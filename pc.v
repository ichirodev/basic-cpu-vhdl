==> flow/design.v <==
`timescale 1ns/1ps
module pc(
    input [31:0] a,
    input clk,
    output reg [31:0] b
);
reg [31:0] pc1;
always@(posedge clk)
begin
    if(clk == 1)
        begin
            b = pc1;
            pc1 = a;
        end
end
initial begin
    pc1 = 0;
end
endmodule
## From RTL to reports: pc

The steps from the RTL of pc to its reports follow in flow order.
Lines are those of the file above, counted from 1.
Operators: Yosys type, input widths -> output width; for muxes data width and select width s.
Cell names lack the library's common part.
Not given: -

| inputs | value |
|---|---|
| top | pc |
| clock | clk |
| cell library | sky130hd |
| timing corner | tt_025C_1v80 |

## Elaborated design

Yosys after proc, flatten, opt, wreduce and memory -nomap, before mapping. Enables and synchronous resets that opt folds into registers are not counted as muxes. Memory bits, and registers merged into a memory's read port (data or address), are not among the register bits. Print and check cells are not counted. Equal cells are merged and count once.

| storage and ports | value |
|---|---|
| bits in registers | 64 |
| bits in latches | 0 |
| bits in writable memories | 0 |
| memory bits (read-only) | 0 |
| word width x clocked read ports | 0 |
| memories kept | 0 |
| input port bits | 33 |
| output and inout port bits | 32 |
| elaborated cells | 2 |

| operators by class | value |
|---|---|
| $add $sub $neg | 0 |
| $mul | 0 |
| divide/modulo/power cells | 0 |
| $lt $le $gt $ge | 0 |
| equal/unequal tests | 0 |
| shift-type cells | 0 |
| muxes and demuxes | 0 |
| bitwise gates (word level) | 0 |
| reduce/logical cells | 0 |

## Depth

Yosys ltp: most cells in a row. Word level: on the elaborated netlist, between registers, memories and ports. Mapped: between sequential cells and ports; inverters and the memories' decode and read muxes count.

| logic depth | value |
|---|---|
| depth in word-level cells | 0 |
| ABC_AREA | 0 |
| depth in mapped cells | 0 |
| mapped depth without buffers | 0 |

## Netlist

Source: synth_stat.txt of the flow (Yosys; design flattened, memories mapped). It holds for the ABC_AREA given above (unset counts as 0); a run with the other value may have another netlist.
The area totals of this step are shown rounded.

Cells by type:

| type | count | area in all (sq um) |
|---|---|---|
| dfxtp_1 | 64 | 1.28E+03 |

| synthesis totals | value |
|---|---|
| cell count | 64 |
| cell area after synthesis | 1,280 sq um |
| sequential part of the area | 1,280 sq um |
| mapped flip-flops | 64 |
| buffer cells | 0 |

## Timing after synthesis

Source: OpenSTA report_checks on the synthesized netlist (no wires, ideal clock, input and output delay 20% of the period each), path of least setup slack; recovery checks are left aside. Register names are those of the netlist, which keeps one name where synthesis merged equal registers.

| timing after synthesis | value |
|---|---|
| path kind | reg-to-output |
| from | register b[0] |
| to | output b[0] |
| clock period | 0.521 ns |
| arrival time | 0.331 ns |
| required time | 0.417 ns |
| slack | 0.086 ns |
| path delay | 0.331 ns |
| driving pins on the path | 1 |
| buffers on the path | 0 |
| period reached after synthesis | 0.435 ns |

"path delay" = arrival - input delay + setup time.
A path that ends at an output port has no setup time.
"driving pins on the path" counts driving pins, that of a launching flip-flop among them; a cell with two outputs on the path counts twice.
"period reached after synthesis" is the clock period less the worst setup slack; recovery checks do not enter. This is arithmetic on one report: input and output delays are still those of the set period (20% each).

| on the way, after synthesis | value |
|---|---|
| cell sequence | dfxtp_1 |
| cells in the longest elaborated chain | 0 |
| elaborated cells on any way between the ends | 0 |
| RTL lines with such cells | 0 |

Ends and longest elaborated chain, after synthesis:

| what | RTL line | text |
|---|---|---|
| start, declared | 5 | `output reg [31:0] b` |
| start, assigned | 12 | `b = pc1;` |
| end, declared | 5 |  |

## Worst path after layout

Path of least setup slack in the final report of run 1 (OpenROAD, finished layout, wires in). Where an end is a register, its clock arrival counts in the times.

| timing after layout | value |
|---|---|
| path kind | reg-to-output |
| from | register b[23] |
| to | output b[23] |
| clock period | 0.599 ns |
| arrival time | 0.82 ns |
| required time | 0.48 ns |
| slack | -0.34 ns |
| driving pins on the path | 2 |
| buffers on the path | 1 |

| on the way, after layout | value |
|---|---|
| cell sequence | dfxtp_2 buf_6 |
| cells in the longest elaborated chain | 0 |
| elaborated cells on any way between the ends | 0 |
| RTL lines with such cells | 0 |

Ends and longest elaborated chain, after layout:

| what | RTL line | text |
|---|---|---|
| start, declared | 5 | `output reg [31:0] b` |
| start, assigned | 12 | `b = pc1;` |
| end, declared | 5 |  |

Lab notebook: pc

Measured results for pc: 2 stored runs of the Yosys and OpenROAD flow on sky130hd. The settings differ; the order carries no meaning. The constraints put input and output delay at 20% of the set period each and load the outputs with 0.01 pF.
By "achieved period" is meant the clock period of the run minus its worst setup slack. This is arithmetic on one report: input and output delays are still those of the set period (20% each).
By "critical setup path time" is meant the share of the clock period that the worst setup path is allowed (20% is reserved at inputs, 20% at outputs), minus its slack. Clock arrival times at its registers enter into it.
"overall power" is the tool's figure for a default switching activity; nothing was simulated.
Results are given in rounded form.
Among the settings, -- means not set for that run.

| name | run 1 | run 2 |
|---|---|---|
| period_ns | 0.599 | 0.71 |
| CAP_MARGIN | 20 | 25 |
| CORE_MARGIN | 2 | 7 |
| CORE_UTILIZATION | 40 | 30 |
| SLEW_MARGIN | 20 | 20 |
| PLACE_DENSITY | -- | 0.35 |
| CORE_ASPECT_RATIO | -- | 1.67 |
| CELL_PAD_IN_SITES_DETAIL_PLACEMENT | -- | 1 |
| synthesis area (sq um) | 1,280 | 1,280 |
| overall die area (sq um) | 3,670 | 6,360 |
| std-cell area (final layout) (sq um) | 2,010 | 2,120 |
| utilization of the finished layout (%) | 65.8 | 51.9 |
| worst setup slack after layout (ns) | -0.339 | -0.206 |
| final setup TNS (ns) | -10.4 | -5.48 |
| lowest hold slack (ns) | 0.176 | 0.266 |
| overall power (mW) | 7.19 | 6.76 |
| achieved period (ns) | 0.938 | 0.916 |
| critical setup path time (ns) | 0.82 | 0.77 |
| worst setup path type | reg-to-output | reg-to-output |
